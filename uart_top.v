==> flow/design.v <==
`timescale 1ns / 1ps
module uart_rx #
(
	parameter CLK_CYCLES = 100_000_000,
	parameter BAUD_RATE = 19200,
	parameter DATA_WIDTH = 8,
	parameter NUM_SAMPLES = 8  
)(
	input wire clk_i,
	input wire rx_i,
	output wire is_receiving_o,
	output wire is_rx_data_valid_o,
	output wire recv_err_o,
	output wire [DATA_WIDTH-1:0] rx_data_o
);
function integer log2(input integer M);
    integer i;
begin
    log2 = 1;
    for (i = 0; 2**i <= M; i = i + 1)
        log2 = i + 1;
end
endfunction
localparam one_baud_cycles = CLK_CYCLES/BAUD_RATE - 1;
localparam one_sample_cycles = one_baud_cycles/NUM_SAMPLES - 1;
localparam [2:0] START_BIT = 3'd0,
					  RECV_DATA_START = 3'd1,
					  RECV_DATA_SAMPLE = 3'd2,
					  RECV_DATA_SAMPLE_FINISH = 3'd3,
					  STOP_BIT = 3'd4,
					  RECV_ERR = 3'd5;
reg [DATA_WIDTH-1:0] rx_data_reg = 0;
reg [(log2(one_baud_cycles)+1):0] rx_timer = 0;
reg [2:0] rx_state = START_BIT;
reg recv_err;
reg [2:0] rx_count_ones;  
reg is_receiving_reg = 0;
reg recv_err_reg = 0;
reg rx_data_valid_reg = 0;
reg [2:0] actual_num_samples = 3'd0;
reg [3:0] num_data_bits = 4'd0;
assign recv_err_o = recv_err_reg;
assign is_receiving_o = is_receiving_reg;
assign is_rx_data_valid_o = rx_data_valid_reg;
assign rx_data_o = rx_data_reg;
always @(posedge clk_i) begin
	if (rx_timer) begin
		rx_timer <= rx_timer - 1'd1; 
	end
	case (rx_state)
		START_BIT:
			begin
				num_data_bits <= 4'd8;
				if (!rx_i) begin
					rx_timer <= one_baud_cycles/2;
					rx_state <= RECV_DATA_START;
					is_receiving_reg <= 1'b1;
				end else begin
					rx_state <= START_BIT;
					is_receiving_reg <= 1'b0;
					rx_data_valid_reg <= 1'b0;
					rx_timer <= 0;
				end
			end
		RECV_DATA_START:
			begin
				if (!rx_timer) begin
					if (!rx_i) begin
						rx_timer <= one_baud_cycles/2 + 3*one_sample_cycles;
						rx_state <= RECV_DATA_SAMPLE;
						actual_num_samples <= 3'd5;
						rx_count_ones <= 0;
					end else begin
						rx_state <= RECV_ERR;
					end
				end
			end
		RECV_DATA_SAMPLE:
			begin
				if (!rx_timer) begin
					actual_num_samples <= actual_num_samples - 1'd1;
					if (rx_i) begin
						rx_count_ones <= rx_count_ones + 1'd1;
					end
					rx_timer <= actual_num_samples ? one_sample_cycles : 1'd0;
					rx_state <= actual_num_samples ? RECV_DATA_SAMPLE : RECV_DATA_SAMPLE_FINISH;
				end
			end
		RECV_DATA_SAMPLE_FINISH:
			begin
				if (!rx_timer) begin
					rx_data_reg <= {((rx_count_ones > 2'd3)? 1'd1 : 1'd0), rx_data_reg[7:1]};
					num_data_bits <= num_data_bits - 1'd1;
					if (num_data_bits > 1) begin
						rx_state <= RECV_DATA_SAMPLE;
						rx_timer <= one_sample_cycles * 3;
						actual_num_samples <= 3'd5;
						rx_count_ones <= 1'd0;
					end else begin
						rx_timer <= one_baud_cycles/2;
						rx_state <= STOP_BIT;
						actual_num_samples <= 3'd0;
						rx_count_ones <= 1'd0;
					end
				end
			end
		STOP_BIT:
			begin
				if (!rx_timer) begin
					if (rx_i) begin
						rx_state <= START_BIT;
						rx_data_valid_reg <= 1'd1;
					end else begin
						rx_state <= RECV_ERR;
						rx_data_valid_reg <= 1'd0;
					end
				end
			end
		RECV_ERR:
			begin
				is_receiving_reg <= 1'b0;
				recv_err_reg <= 1'b1;
			end
	endcase
end
endmodule
`timescale 1ns / 1ps
module uart_top(
	input CLK_100MHz,
	input RX,
	output TX
);
localparam twenty_ns = 1;
reg transmit = 1'b0;
reg [2:0] local_timer = 1'd0;
reg [7:0] tx_data = 8'd109;  
wire recv_err;
wire tx_err;
wire is_receiving;
wire is_transmitting;
wire is_rx_data_valid;
wire [7:0] rx_data;
uart_tx my_uart_tx(
	.clk_i(CLK_100MHz),
	.tx_byte_i(tx_data),
	.transmit_i(transmit),
	.tx_o(TX),
	.tx_err_o(tx_err),
	.is_transmitting_o(is_transmitting)
);
uart_rx #(
	.CLK_CYCLES(100_000_000),
	.BAUD_RATE(19200),
	.DATA_WIDTH(8),
	.NUM_SAMPLES(8)  
) my_uart_rx(
	.clk_i(CLK_100MHz),
	.rx_i(RX),
	.is_receiving_o(is_receiving),
	.recv_err_o(recv_err_tb),
	.is_rx_data_valid_o(is_rx_data_valid),
	.rx_data_o(rx_data)
);
always @(posedge CLK_100MHz) begin
	if (local_timer) begin
		local_timer <= local_timer - 1'b1;
	end
	if (is_rx_data_valid && !is_transmitting) begin
		tx_data <= rx_data;
		transmit <= 1'b1;  
		local_timer <= twenty_ns;
	end else begin
		if (!local_timer) begin
			transmit <= 1'b0;
			local_timer <= 1'd0;
		end
	end
end
endmodule
`timescale 1ns / 1ps
module uart_tx #(
	CLK_CYCLES = 100_000_000,
	BAUD_RATE  = 19200
)
(
	input clk_i,
	input [7:0] tx_byte_i,
	input transmit_i,
	output tx_o,
	output tx_err_o,
	output is_transmitting_o
);
function integer log2(input integer M);
    integer i;
begin
    log2 = 1;
    for (i = 0; 2**i <= M; i = i + 1)
        log2 = i + 1;
end
endfunction
localparam one_baud_cycles = (CLK_CYCLES / BAUD_RATE) - 1;
localparam [2:0] 
	TX_IDLE  = 3'd0,
	TX_SENDING = 3'd1,
	TX_STOP	= 3'd2,
	TX_ERR  = 3'd3;
reg tx_reg;
reg tx_err_reg;
reg is_transmitting_reg;
reg [7:0] tx_send_byte;
reg [log2(one_baud_cycles):0] tx_timer = 1'd0;
reg [2:0] tx_state = TX_IDLE;
reg [3:0] tx_bits_remaining;
assign tx_o = tx_reg;
assign tx_err_o = tx_err_reg;
assign is_transmitting_o = is_transmitting_reg;
always @(posedge clk_i) begin
	if (tx_timer) begin
		tx_timer <= tx_timer - 1'd1;
	end
	case (tx_state)
		TX_IDLE:
				if (transmit_i) begin
					tx_timer <= one_baud_cycles;
					tx_reg <= 0;  
					tx_state <= TX_SENDING;
					tx_send_byte <= tx_byte_i;
					tx_bits_remaining <= 4'd7;
					tx_err_reg <= 1'b0;
					is_transmitting_reg <= 1'b1;
				end else begin
					tx_timer <= 0;
					tx_reg <= 1'b1;
					tx_state <= TX_IDLE;
					tx_send_byte <= 8'd0;
					tx_bits_remaining <= 4'd0;
					tx_err_reg <= 1'b0;
					is_transmitting_reg <= 1'b0;
				end
		TX_SENDING:
			if (!tx_timer) begin
				tx_reg <= tx_send_byte[0];
				tx_bits_remaining <= tx_bits_remaining - 1'd1;
				tx_send_byte <= {1'd0,tx_send_byte[7:1]};
				tx_timer <= one_baud_cycles;
				tx_state <= (tx_bits_remaining) ? TX_SENDING : TX_STOP;
			end else begin
				tx_state <= TX_SENDING;
			end
		TX_STOP:
			if (!tx_timer) begin
				if (transmit_i) begin
					tx_state <= TX_ERR;
				end else begin
					tx_timer <= one_baud_cycles;
					tx_reg <= 1'b1;
					tx_state <= TX_IDLE;
				end
			end else begin
				tx_state <= TX_STOP;
			end
		TX_ERR:
			tx_err_reg <= 1'b1;
	endcase	
end
endmodule
-- Step by step through the tools: uart_top
Tool output for the design above, in the order of the flow.
Line numbers count from 1 in the design file above.
Operators: Yosys type, input widths -> output width; for muxes data width and select width s.
Library cell names are shortened.
Not given: --
- top: uart_top
- clock input: CLK_100MHz
- library: sky130hd
- library corner: tt_025C_1v80

-- Word-level counts
Yosys after proc, flatten, opt, wreduce and memory -nomap, before mapping. Memory bits, and registers merged into a memory's read port (data or address), are not among the register bits. Print and check cells are not counted.
- cells after elaboration: 134
- output and inout bits at 1
- bits in registers: 80
- noted input port bits: 2
- noted $add $sub $neg: 7
- equal/unequal tests: 16
- noted $lt $le $gt $ge: 2
- multiplexer cells at 64
- reductions and logical operators at 28
- operators by type and width (kind ; number):
    $mux 15 ; 5
    $pmux 15 s4 ; 1
    $mux 3 ; 20
    $mux 14 ; 4
    $pmux 14 s3 ; 1
    $pmux 3 s3 ; 3
    $mux 12 ; 2
    $pmux 8 s2 ; 1
    $pmux 4 s2 ; 2
    $mux 8 ; 2
    $sub 15x1->15 const B ; 1
    $logic_not 15->1 ; 1
    $reduce_bool 15->1 ; 1
    $pmux 3 s5 ; 1
    $sub 14x1->14 const B ; 1
    $logic_not 14->1 ; 1
    $reduce_bool 14->1 ; 1
    $mux 1 ; 14
    $mux 13 ; 1
    $ne 2x1->1 const B ; 6
    $reduce_bool 3->1 ; 4
    $reduce_and 5->1 ; 2
    $mux 10 ; 1
    $eq 3x2->1 const B ; 3
    $logic_not 3->1 ; 3
    $ne 2x2->1 const B ; 4
    $reduce_bool 2->1 ; 4
    $sub 4x1->4 const B ; 2
Other operator kinds: 19; their cells: 25.

-- Logic depth
Longest topological path by Yosys (ltp), each cell counted once; first at word level (registers and memories cut), then after technology mapping (sequential cells cut; the memories' decode and read muxes count).
- noted word-level depth: 5
- ABC_AREA: 0
- mapped depth: 12
- noted depth with buffers taken out: 12

-- After synthesis
Yosys stat after the flow's synthesis: flattened, memories mapped to cells. It holds for the ABC_AREA given above (unset counts as 0); a run with the other value may have another netlist.
The area totals of this step are shown rounded.
- cell types (type ; number ; area in all (µm²)):
    edfxtp_1 ; 46 ; 1.38E+03
    dfxtp_1 ; 33 ; 660.634
    ha_1 ; 19 ; 237.728
    nor2_1 ; 41 ; 153.898
    xnor2_1 ; 16 ; 140.134
    a21oi_1 ; 25 ; 125.12
    inv_1 ; 27 ; 101.347
    nor3_1 ; 20 ; 100.096
    o21ai_0 ; 19 ; 95.091
    nand2_1 ; 21 ; 78.826
    clkbuf_1 ; 19 ; 71.318
    a22o_1 ; 7 ; 61.309
    a211oi_1 ; 8 ; 60.058
    mux2i_1 ; 5 ; 50.048
    nor4_1 ; 8 ; 50.048
    or3_1 ; 8 ; 50.048
    nor2b_1 ; 7 ; 43.792
    xor2_1 ; 5 ; 43.792
Not listed: further types 40, cells in them 84.
- cell area after synthesis at 4100 µm²
- flip-flop cells: 79
- sequential area: 2000 µm²
- standard cells after synthesis at 418
The figures by module come from a second, unflattened synthesis with its own total; it is not the netlist above.
- cell total of the unflattened synthesis at 437
- area (unflattened synthesis) at 4400 µm²
Each row is one instance without its submodules.
- modules (module ; cells ; area (µm²) ; seq. area (µm²) ; instances):
    uart_rx ; 220 ; 2100 ; 1000 ; 1
    uart_tx ; 191 ; 1900 ; 790 ; 1
    uart_top ; 26 ; 420 ; 320 ; 1

-- Path before layout
Source: OpenSTA report_checks on the synthesized netlist (no wires, ideal clock, input and output delay 20% of the period each), path of least setup slack; recovery checks are left aside. Register names are those of the netlist, which keeps one name where synthesis merged equal registers.
- path type: register -> register
- from: reg my_uart_rx.rx_timer[3]
- to: reg my_uart_rx.rx_timer[0]
- clock period at 5.28 ns
- stages: 12
- data arrival time: 2.569 ns
- slack: 2.632 ns
- data required time: 5.201 ns
- noted path delay: 2.648 ns
- noted buffers on the path: 1
- noted time at the first pin: 0.000 ns
- synthesis period reached at 2.648 ns
"path delay" is the arrival time less input delay plus setup time.
"stages" counts driving pins, that of a launching flip-flop among them; a cell with two outputs on the path counts twice.
"synthesis period reached" = period - worst setup slack (recovery checks aside). The figure is calculated, with input and output delays left at 20% of the set period.
Between the ends stands the longest chain of elaborated cells between them, by number of cells; it is not shown to be the way that was timed. Of several equally long chains one is given.
A line is the first line of the expression or statement that the cell stems from. Yosys adds cells for indexed reads and writes and turns some case tables into memories.
At most two assigning lines are given for a register; there are more.
- path through: dfxtp_1 -> or4_1 -> buf_2 -> or3_4 -> nor2_8 -> inv_4 -> ha_1 -> inv_1 -> or3_1 -> nand4_1 -> nand4_1 -> a22oi_1
- cells in the longest elaborated chain at 5
- elaborated cells on any way between the ends at 8
- classes of those cells: mux (6); reduce/logical (2)
- ends and longest elaborated chain, after synthesis (what ; line ; text):
    from (decl) ; 33 ; reg [(log2(one_baud_cycles)+1):0] rx_timer = 0;
    from (assign) ; 48 ; rx_timer <= rx_timer - 1'd1;
    from (assign) ; 55 ; rx_timer <= one_baud_cycles/2;
    $reduce_bool 15->1 ; 47 ; if (rx_timer) begin
    $mux 15 ; 47 ;
    $mux 15 ; 68 ; if (!rx_i) begin
    $mux 15 ; 67 ; if (!rx_timer) begin
    $pmux 15 s4 ; 50 ; case (rx_state)
    to (assign) ; 48 ;
    to (assign) ; 55 ;
    to (decl) ; 33 ;

-- Worst path after layout
Path of least setup slack in the final report of flow run 1 (OpenROAD, finished layout, wires in). Where an end is a register, its clock arrival counts in the times.
- path type: register -> register
- from: reg my_uart_rx.rx_timer[6]
- to: reg my_uart_rx.rx_timer[0]
- slack: -0.72 ns
- noted time at the first pin: 0.37 ns
- data required time: 1.96 ns
- data arrival time: 2.68 ns
- stages: 11
- noted buffers on the path: 0
- clock period at 1.66 ns
Between the ends stands the longest chain of elaborated cells between them, by number of cells; it is not shown to be the way that was timed. Of several equally long chains one is given.
At most two assigning lines are given for a register; there are more.
- path through: dfxtp_2 -> or4_4 -> or3_4 -> nor2_8 -> inv_4 -> ha_4 -> inv_2 -> or3_1 -> nand4_1 -> nand4_1 -> a22oi_1
- cells in the longest elaborated chain at 5
- elaborated cells on any way between the ends at 8
- classes of those cells: mux (6); reduce/logical (2)
- ends and longest elaborated chain, after layout (what ; line ; text):
    from (decl) ; 33 ; reg [(log2(one_baud_cycles)+1):0] rx_timer = 0;
    from (assign) ; 48 ; rx_timer <= rx_timer - 1'd1;
    from (assign) ; 55 ; rx_timer <= one_baud_cycles/2;
    $reduce_bool 15->1 ; 47 ; if (rx_timer) begin
    $mux 15 ; 47 ;
    $mux 15 ; 68 ; if (!rx_i) begin
    $mux 15 ; 67 ; if (!rx_timer) begin
    $pmux 15 s4 ; 50 ; case (rx_state)
    to (assign) ; 48 ;
    to (assign) ; 55 ;
    to (decl) ; 33 ;

Below are 2 stored runs of the flow (Yosys, OpenROAD; platform sky130hd) on uart_top, each with its settings and what was measured, unordered. Constraints: input delay and output delay 20% of the set period each, output load 0.01 pF.
"period reached": clock period set for the run, less the worst setup slack. It is reckoned from that one timing run; input and output delays stay at 20% of the period that was set.
"worst path time" is the time allowed to the run's worst setup path (the clock period less input and output delay, where it has them) less its slack. Clock arrival times count: a late capture clock shortens it, a late launch clock lengthens it.
"total power after layout": no workload was simulated; the value follows from the tool's default switching activity.
Measured values are rounded.

Flow run 1

==> flow/run.sh <==
#!/bin/bash
# the make line also repeats the synthesis and layout settings of config.mk as NAME=value (left out here)
make -C /OpenROAD-flow-scripts/flow DESIGN_CONFIG=/design/flow/config.mk WORK_HOME=/design/flow/orfs CLKGATE_MAP_FILE= finish
==> flow/config.mk <==
export PLATFORM = sky130hd
export DESIGN_NAME = uart_top
export DESIGN_NICKNAME = uart_top
export VERILOG_FILES = /design/flow/design.v
export SDC_FILE = /design/flow/constraint.sdc
export NUM_CORES = 4
export LEC_CHECK = 0
export CAP_MARGIN = 20
export CORE_MARGIN = 2
export CORE_UTILIZATION = 40
export SLEW_MARGIN = 20
==> flow/constraint.sdc <==
create_clock -name core_clock -period 1.66 [get_ports {CLK_100MHz}]
set_input_delay 0.3320 -clock core_clock [delete_from_list [all_inputs] [get_ports {CLK_100MHz}]]
set_output_delay 0.3320 -clock core_clock [all_outputs]
set_load 0.01 [all_outputs]

Measured in flow run 1:
- utilization after layout: 56%
- setup slack of the worst path: -0.72 ns
- noted the post-synthesis cell area: 4100 µm²
- period reached: 2.378 ns
- standard-cell area after routing at 5700 µm²
- worst path time at 2.38 ns
- critical path kind: register -> register
- die area at 11000 µm²
- noted the smallest hold slack: 0.45 ns
- noted the post-route setup TNS: -23 ns
- total power after layout at 5600 uW

Flow run 2

==> flow/run.sh <==
#!/bin/bash
# the make line also repeats the synthesis and layout settings of config.mk as NAME=value (left out here)
make -C /OpenROAD-flow-scripts/flow DESIGN_CONFIG=/design/flow/config.mk WORK_HOME=/design/flow/orfs CLKGATE_MAP_FILE= finish
==> flow/config.mk <==
export PLATFORM = sky130hd
export DESIGN_NAME = uart_top
export DESIGN_NICKNAME = uart_top
export VERILOG_FILES = /design/flow/design.v
export SDC_FILE = /design/flow/constraint.sdc
export NUM_CORES = 4
export LEC_CHECK = 0
export CAP_MARGIN = 20
export CORE_MARGIN = 10
export CORE_UTILIZATION = 55
export MAX_ROUTING_LAYER = met5
export MIN_ROUTING_LAYER = met1
export PLACE_DENSITY = 0.54
export SETUP_SLACK_MARGIN = 0.13
export SLEW_MARGIN = 20
==> flow/constraint.sdc <==
create_clock -name core_clock -period 2.33 [get_ports {CLK_100MHz}]
set_input_delay 0.4660 -clock core_clock [delete_from_list [all_inputs] [get_ports {CLK_100MHz}]]
set_output_delay 0.4660 -clock core_clock [all_outputs]
set_load 0.01 [all_outputs]

Measured in flow run 2:
- utilization after layout: 66%
- setup slack of the worst path: -0.068 ns
- noted the post-synthesis cell area: 4100 µm²
- period reached: 2.398 ns
- standard-cell area after routing at 4800 µm²
- worst path time at 2.40 ns
- critical path kind: register -> register
- die area at 11000 µm²
- noted the smallest hold slack: 0.43 ns
- noted the post-route setup TNS: -0.32 ns
- total power after layout at 3800 uW
